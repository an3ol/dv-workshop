==> flow/design.v <==
module task1(clk, rst, x, y, p);
    parameter size = 32;
    input clk, rst;
    input y;
    input[size-1:0] x;
    output p;
    wire[size-1:1] pp;
    wire[size-1:0] xy;
    genvar i;
    CSADD csa0 (.clk(clk), .rst(rst), .x(x[0]&y), .y(pp[1]), .sum(p));
    generate for(i=1; i<size-1; i=i+1) begin
        CSADD csa (.clk(clk), .rst(rst), .x(x[i]&y), .y(pp[i+1]), .sum(pp[i]));
    end endgenerate
    TCMP tcmp (.clk(clk), .rst(rst), .a(x[size-1]&y), .s(pp[size-1]));
endmodule
module TCMP(clk, rst, a, s);
    input clk, rst;
    input a;
    output reg s;
    reg z;
    always @(posedge clk or posedge rst) begin
        if (rst) begin
            s <= 1'b0;
            z <= 1'b0;
        end
        else begin
            z <= a | z;
            s <= a ^ z;
        end
    end
endmodule
module CSADD(clk, rst, x, y, sum);
    input clk, rst;
    input x, y;
    output reg sum;
    reg sc;
    wire hsum1, hco1;
    assign hsum1 = y ^ sc;
    assign hco1 = y & sc;
    wire hsum2, hco2;
    assign hsum2 = x ^ hsum1;
    assign hco2 = x & hsum1;
    always @(posedge clk or posedge rst) begin
        if (rst) begin
            sum <= 1'b0;
            sc <= 1'b0;
        end
        else begin
            sum <= hsum2;
            sc <= hco1 ^ hco2;
        end
    end
endmodule
From RTL to reports: task1

The steps from the RTL of task1 to its reports follow in flow order.
Line numbers count from 1 in the design file above.
Operators carry their Yosys type and port widths (W data, S select, Z words).
Library cell names are shortened.
A cell with -- has no value.

Top module: task1
Clock input: clk
Cell library: sky130hd
Library corner: tt_025C_1v80

Word-level counts

Source: Yosys, flattened and elaborated, memories not mapped. Widths are those after wreduce; folded enables and synchronous resets count as part of the registers. Registers that Yosys merges into a memory's read port (data or address) are not register bits. Print and check cells do not count. Equal cells are merged and count once.

Elaborated cells: 253
Input bits: 35
Output and inout bits: 1
Bits in registers: 64

Bitwise logic cells: 189

Operators by type and width:

| cell          | count |
| $and A1 B1 Y1 | 94 |
| $xor A1 B1 Y1 | 94 |
| $or A1 B1 Y1  | 1 |

Longest topological paths

Longest topological path by Yosys (ltp), each cell counted once; first at word level (registers and memories cut), then after technology mapping (sequential cells cut; the memories' decode and read muxes count).

Depth after elaboration: 3
ABC_AREA: 0
Mapped depth: 4
Gate-level depth less buffers: 3

Synthesis result

The flow's flattened synthesis, as Yosys stat reports it; memories are mapped. The netlist is that of the ABC_AREA named above (0 if unset); the other value can give another one.

Area of sequential cells: 0.0016015 mm²
Mapped flip-flops: 64
Cell count: 134
Chip area (Yosys): 0.0024586 mm²
Buffer cells: 3

Cells by type:

| cell     | count | total area (µm²) |
| dfrtp_1  | 64    | 1.6E+03 |
| fa_1     | 31    | 620.595 |
| and2_1   | 31    | 193.936 |
| ha_1     | 1     | 12.512 |
| inv_1    | 3     | 11.261 |
| clkbuf_2 | 2     | 10.01 |
| buf_2    | 1     | 5.005 |
| nand2_1  | 1     | 3.754 |

By module: a second synthesis without flattening, with its own total; a netlist apart from the flattened one above.

Cells (unflattened synthesis): 166
Area (unflattened synthesis): 0.0026213 mm²

Each row is one instance without its submodules.

By module:

| module | area (mm²) | cells | sequential area (mm²) | instances |
| CSADD  | 0.0000738  | 4     | 0.00005               | 31 |
| task1  | 0.0002552  | 35    | 0                     | 1 |
| TCMP   | 0.0000776  | 7     | 0.00005               | 1 |

Worst setup path after synthesis

Source: OpenSTA report_checks on the synthesized netlist (no wires, ideal clock, input and output delay 20% of the period each), path of least setup slack; recovery checks are left aside. Register names are those of the netlist, which keeps one name where synthesis merged equal registers.

Kind: in2reg
Start: in y
End: reg genblk1[16].csa.sum
Path delay: 0.869 ns
Slack: 0.940 ns
Driving pins on the path: 3
Required time: 2.124 ns
Clock period: 2.26 ns
Buffers on the path: 1
Arrival: 1.185 ns
Input delay: 0.452 ns
Library setup time: 0.136 ns
Launch time at the first pin: 0.452 ns
Period reached after synthesis: 1.32 ns

"path delay" is the arrival time less input delay plus setup time.
"driving pins on the path": output pins that drive a net of the path, with the launching flip-flop's if there is one; two outputs of one cell count as two.
"period reached after synthesis" = period - worst setup slack (recovery checks aside). The figure is calculated, with input and output delays left at 20% of the set period.
Between the ends stands the longest chain of elaborated cells between them, by number of cells; it is not shown to be the way that was timed. Of several equally long chains one is given.
Each line given opens the expression or statement behind the cell; cells for indexed reads and writes are added by Yosys, which also makes memories of some case tables.

Path through: buf_2 and2_1 fa_1
Cells in the longest elaborated chain: 2
Elaborated cells on any way between the ends: 2
RTL lines with such cells: 2
Classes of those cells: 2 x logic

Ends and longest elaborated chain, after synthesis:

| element            | line | text |
| start: declaration | 4    | `input y;` |
| $and A1 B1 Y1      | 12   | `CSADD csa (.clk(clk), .rst(rst), .x(x[i]&y), .y(pp[i+1]), .sum(pp[i]));` |
| $xor A1 B1 Y1      | 41   | `assign hsum2 = x ^ hsum1;` |
| end: assignment    | 45   | `sum <= 1'b0;` |
| end: assignment    | 49   | `sum <= hsum2;` |
| end: declaration   | 35   | `output reg sum;` |

Path in the finished layout

Path of least setup slack in the final report of record 1 (OpenROAD, finished layout, wires in). Where an end is a register, its clock arrival counts in the times.

Kind: in2reg
Start: in y
End: reg genblk1[23].csa.sum
Launch time at the first pin: 0.31 ns
Driving pins on the path: 4
Library setup time: 0.13 ns
Arrival: 1.78 ns
Clock period: 1.53 ns
Required time: 1.74 ns
Input delay: 0.31 ns
Slack: -0.04 ns
Buffers on the path: 2

Between the ends stands the longest chain of elaborated cells between them, by number of cells; it is not shown to be the way that was timed. Of several equally long chains one is given.

Path through: clkdlybuf4s50_1 clkbuf_2 and2_1 fa_1
Cells in the longest elaborated chain: 2
Elaborated cells on any way between the ends: 2
RTL lines with such cells: 2
Classes of those cells: 2 x logic

Ends and longest elaborated chain, post-layout:

| element            | line | text |
| start: declaration | 4    | `input y;` |
| $and A1 B1 Y1      | 12   | `CSADD csa (.clk(clk), .rst(rst), .x(x[i]&y), .y(pp[i+1]), .sum(pp[i]));` |
| $xor A1 B1 Y1      | 41   | `assign hsum2 = x ^ hsum1;` |
| end: assignment    | 45   | `sum <= 1'b0;` |
| end: assignment    | 49   | `sum <= hsum2;` |
| end: declaration   | 35   | `output reg sum;` |

task1 through Yosys and OpenROAD on sky130hd: 2 stored runs, unordered, with their settings and measured results. The constraints put input and output delay at 20% of the set period each and load the outputs with 0.01 pF.
By "period achieved" is meant the clock period of the run minus its worst setup slack. This is arithmetic on one report: input and output delays are still those of the set period (20% each).
"total design power" is the tool's figure for a default switching activity; nothing was simulated.
Settings: n/a = not set for that run.

| name                                                    | record 1  | record 2  |
| period_ns                                               | 1.53      | 0.775     |
| CORE_UTILIZATION                                        | 68        | 35        |
| SETUP_SLACK_MARGIN                                      | -0.13     | 0.09      |
| PLACE_DENSITY_LB_ADDON                                  | 0.18      | 0.14      |
| CORE_ASPECT_RATIO                                       | 0.75      | n/a       |
| CORE_MARGIN                                             | 2         | 2         |
| CELL_PAD_IN_SITES_GLOBAL_PLACEMENT                      | 0         | 1         |
| GPL_TIMING_DRIVEN                                       | 0         | n/a       |
| CTS_CLUSTER_DIAMETER                                    | 400       | 272       |
| CAP_MARGIN                                              | 15        | 20        |
| MIN_ROUTING_LAYER                                       | met2      | met1      |
| SLEW_MARGIN                                             | 20        | 15        |
| TNS_END_PERCENT                                         | n/a       | 90        |
| GPL_ROUTABILITY_DRIVEN                                  | n/a       | 0         |
| area of the die (mm²)                                   | 0.0041176 | 0.0077106 |
| smallest setup slack (ns)                               | -0.037    | -0.249    |
| period achieved (ns)                                    | 1.567     | 1.024     |
| area of the standard cells in the finished layout (mm²) | 0.0030542 | 0.0033344 |
| netlist area reported by Yosys (mm²)                    | 0.0024586 | 0.0024586 |
| total design power (uW)                                 | 5255      | 10300     |
